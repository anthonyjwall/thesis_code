==> flow/design.v <==
module cyborg65r2_encoder(
				clk,			 
				resetb,			 
				count_coarse,		 
				count_coarse_del,	 
				count_fine,		 
				count_enc		 
			);
input 		clk;			 
input 		resetb;			
input [5:0] 	count_coarse;		 
input [5:0] 	count_coarse_del;	 
input [32:0] 	count_fine;		 
output [11:0] count_enc;		 
parameter ENCODER_WRAP_CNT	= 12'd4224;  
integer index;	 
reg 		resetb_presync;		 
reg 		resetb_sync;		
reg [32:0]	q_inp_fine;		 
reg [5:0]	q_inp_coarse;	
reg [5:0]	q_inp_coarse_del;
reg [5:0]	reg_finehigh;		 
reg [6:0]	d_finecount;		 
reg [6:0]	q_finecount;
reg [5:0]	q_coarsebin;		 
reg [12:0]	d_enc;			 
reg [12:0]	q_enc;			 
reg [11:0]	d_wrapadd;		 
reg [11:0]	q_wrapadd;
reg [11:0]	d_out;			 
reg [11:0]	q_out;			
assign count_enc	=	q_out;	 
wire [5:0] w_coarsebin;
wire [5:0] w_coarse_gray = (~q_inp_fine[0] & ~q_inp_fine[6] )? q_inp_coarse : q_inp_coarse_del;	 
gray2bin	#(.bus_width(6))	i_GRAY2BIN	(.in_gray(w_coarse_gray), .out_bin(w_coarsebin));	 
always @(negedge clk or negedge resetb)		 
begin
	if(!resetb)
	begin
		resetb_presync	<=	1'b0;
		resetb_sync	<=	1'b0;
	end
	else
	begin
		resetb_presync	<=	1'b1;
		resetb_sync	<=	resetb_presync;	 
	end
end
always @(negedge clk or negedge resetb_sync)	 
begin
	if(!resetb_sync)
	begin
		q_inp_fine		<=	33'b010101010101010101010101010101010;
		q_inp_coarse		<=	6'b0;
		q_inp_coarse_del	<=	6'b0;
		q_finecount		<=	7'b0;
		q_coarsebin		<=	6'b0;
		q_enc			<=	13'b0;
		q_wrapadd		<=	12'b0;
		q_out			<=	12'b0;
	end
	else
	begin
		q_inp_fine		<=	count_fine;		 
		q_inp_coarse		<=	count_coarse;		 
		q_inp_coarse_del	<=	count_coarse_del;	 
		q_finecount		<=	d_finecount;		 
		q_coarsebin		<=	w_coarsebin;		 
		q_enc			<=	d_enc;			 
		q_wrapadd		<=	d_wrapadd;		 
		q_out			<=	d_out;			 
	end
end
always @(*)
begin
	reg_finehigh = 6'b0;  
	for(index=0; index<33; index=index+1)  
	begin
		if(index[0] ==1'b0)  
		begin
			reg_finehigh = reg_finehigh + q_inp_fine[index];	 
		end
		else 
		begin
			reg_finehigh = reg_finehigh + !q_inp_fine[index];	 
		end
	end	
end
always @(*)
begin
	if(q_inp_fine[0])
	begin
		d_finecount	=	{1'b0,reg_finehigh};  
	end
	else
	begin
		d_finecount	=	(7'd65) - reg_finehigh;  
	end
end
always @(*)
begin
	d_enc		=	13'd66*{6'b0,q_coarsebin} + q_finecount;	 
end
always @(*)
begin
	if(q_enc > d_enc)
	begin
		d_wrapadd	=	q_wrapadd + ENCODER_WRAP_CNT;
	end
	else
	begin
		d_wrapadd	=	q_wrapadd;	
	end
end
always @(*)
begin
	d_out	=	q_enc[11:0] + q_wrapadd;	
end
endmodule
module gray2bin	#(
		parameter bus_width = 6
		)(
		input		[bus_width-1:0]	in_gray,
		output reg	[bus_width-1:0]	out_bin	
		);
		integer bit_ind;
always @(*)
begin
	out_bin[bus_width-1]		=	in_gray[bus_width-1];
	for(bit_ind=bus_width-2; bit_ind>=0; bit_ind=bit_ind-1)
	begin
		out_bin[bit_ind] = out_bin[bit_ind+1] ^ in_gray[bit_ind];
	end
end
endmodule
* Step by step through the tools: cyborg65r2_encoder
What the tools print for cyborg65r2_encoder, step after step.
Lines are those of the file above, counted from 1.
Operators carry their Yosys type and port widths (W data, S select, Z words).
Cell names lack the library's common part.
The mark n/a stands for no value.
- Design top :: cyborg65r2_encoder
- Clock port :: clk
- Cell library :: sky130hd
- Timing corner :: tt_025C_1v80

* After elaboration
Source: Yosys, flattened and elaborated, memories not mapped. Widths are those after wreduce; folded enables and synchronous resets count as part of the registers. Registers that Yosys merges into a memory's read port (data or address) are not register bits. Print and check cells do not count. Equal cells are merged and count once.
- Bits in registers :: 97
- Input port bits :: 47
- Output and inout bits :: 12
- $add $sub $neg :: 36
- Multipliers :: 1
- Order comparisons :: 1
- Muxes and demuxes :: 2
- Bitwise logic cells :: 8
- Reduce/logical cells :: 16
** Operators with widths (number)
- $add A6 B1 Y6 :: 27
- $mul A6 B6 Y12 const A :: 1
- $logic_not A1 Y1 :: 16
- $gt A13 B13 Y1 :: 1
- $add A13 B7 Y13 :: 1
- $add A12 B12 Y12 :: 1
- $add A12 B8 Y12 const B :: 1
- $sub A7 B6 Y7 const A :: 1
- $mux W7 :: 1
- $add A5 B1 Y6 :: 1
- $mux W6 :: 1
- $xor A1 B1 Y1 :: 5
- $add A4 B1 Y5 :: 1
- $add A3 B1 Y4 :: 1
- $add A2 B1 Y3 :: 1
- $add A1 B1 Y2 :: 1
- $not A1 Y1 :: 2
- $and A1 B1 Y1 :: 1

* Longest topological paths
Depth = most cells in a row (Yosys ltp): at word level without a register or memory, in the mapped netlist without a sequential cell, where the memories' decode and read muxes count.
- Depth after elaboration :: 35
- ABC_AREA :: 0
- Depth in mapped cells :: 18

* Synthesis result
Source: synth_stat.txt of the flow (Yosys; design flattened, memories mapped). It holds for the ABC_AREA given above (unset counts as 0); a run with the other value may have another netlist.
** Cell types
- dfrtn_1 :: number 74, area in all 1.85E+03 um2
- fa_1 :: number 27, area in all 540.518 um2
- ha_1 :: number 35, area in all 437.92 um2
- dfstp_2 :: number 16, area in all 420.403 um2
- inv_1 :: number 66, area in all 247.738 um2
- xnor2_1 :: number 21, area in all 183.926 um2
- xor2_1 :: number 15, area in all 131.376 um2
- a21o_1 :: number 7, area in all 52.55 um2
- nand2_1 :: number 14, area in all 52.55 um2
- a21oi_1 :: number 8, area in all 40.038 um2
- nand3_1 :: number 8, area in all 40.038 um2
- o21ai_0 :: number 8, area in all 40.038 um2
- nor2_1 :: number 10, area in all 37.536 um2
- mux2i_1 :: number 3, area in all 30.029 um2
- a21oi_2 :: number 3, area in all 26.275 um2
- a22oi_4 :: number 1, area in all 21.27 um2
- nor4_4 :: number 1, area in all 21.27 um2
- a41oi_1 :: number 2, area in all 17.517 um2
Other cell types: 28; their cells: 34.
- Standard cells after synthesis :: 353
- Synthesis area :: 4466.8 um2
- Flip-flop cells :: 90
- Buffers :: 2
By module: a second synthesis without flattening, with its own total; a netlist apart from the flattened one above.
- Cells (unflattened synthesis) :: 336
- Area total of the unflattened synthesis :: 4366.7 um2
Each row is one instance without its submodules.
** By module
- cyborg65r2_encoder :: times used 1, cells 328, area 4274.1 um2, seq. area 2272.2 um2
- gray2bin (bus_width=6) :: times used 1, cells 8, area 92.6 um2, seq. area 0.0 um2

==> results <==
Flow measurements of cyborg65r2_encoder on sky130hd: 2 stored runs with different settings, listed in no order. Input and output delays are each 20% of the period that was set; the output load is 0.01 pF.
"overall power" is the tool's figure for a default switching activity; nothing was simulated.

** Job 1
- Settings :: period_ns=9.49; CORE_UTILIZATION=52; PLACE_DENSITY=0.73; CELL_PAD_IN_SITES_GLOBAL_PLACEMENT=0; TNS_END_PERCENT=15; ABC_AREA=0; GPL_TIMING_DRIVEN=1; CTS_CLUSTER_SIZE=71; CTS_CLUSTER_DIAMETER=344; CAP_MARGIN=20; CORE_MARGIN=2; SLEW_MARGIN=20
- Post-synthesis cell area :: 4,466.8 um2
- Die outline area :: 9,347.0 um2
- Standard-cell area of the final layout :: 5,437.7 um2
- Final design utilization :: 65.8%
- Worst setup slack after layout :: 1,587 ps
- Total negative slack :: 0 ps
- Overall power :: 2,000 uW

** Job 2
- Settings :: period_ns=9.18; CORE_UTILIZATION=30; SETUP_SLACK_MARGIN=2.72; HOLD_SLACK_MARGIN=0.2; CORE_MARGIN=9; CELL_PAD_IN_SITES_GLOBAL_PLACEMENT=3; CELL_PAD_IN_SITES_DETAIL_PLACEMENT=0; GPL_ROUTABILITY_DRIVEN=1; CTS_CLUSTER_SIZE=100; SLEW_MARGIN=10; MAX_ROUTING_LAYER=met5; CAP_MARGIN=20
- Post-synthesis cell area :: 4,466.8 um2
- Die outline area :: 19,605.6 um2
- Standard-cell area of the final layout :: 5,597.9 um2
- Final design utilization :: 38.5%
- Worst setup slack after layout :: 1,892 ps
- Total negative slack :: 0 ps
- Overall power :: 2,230 uW
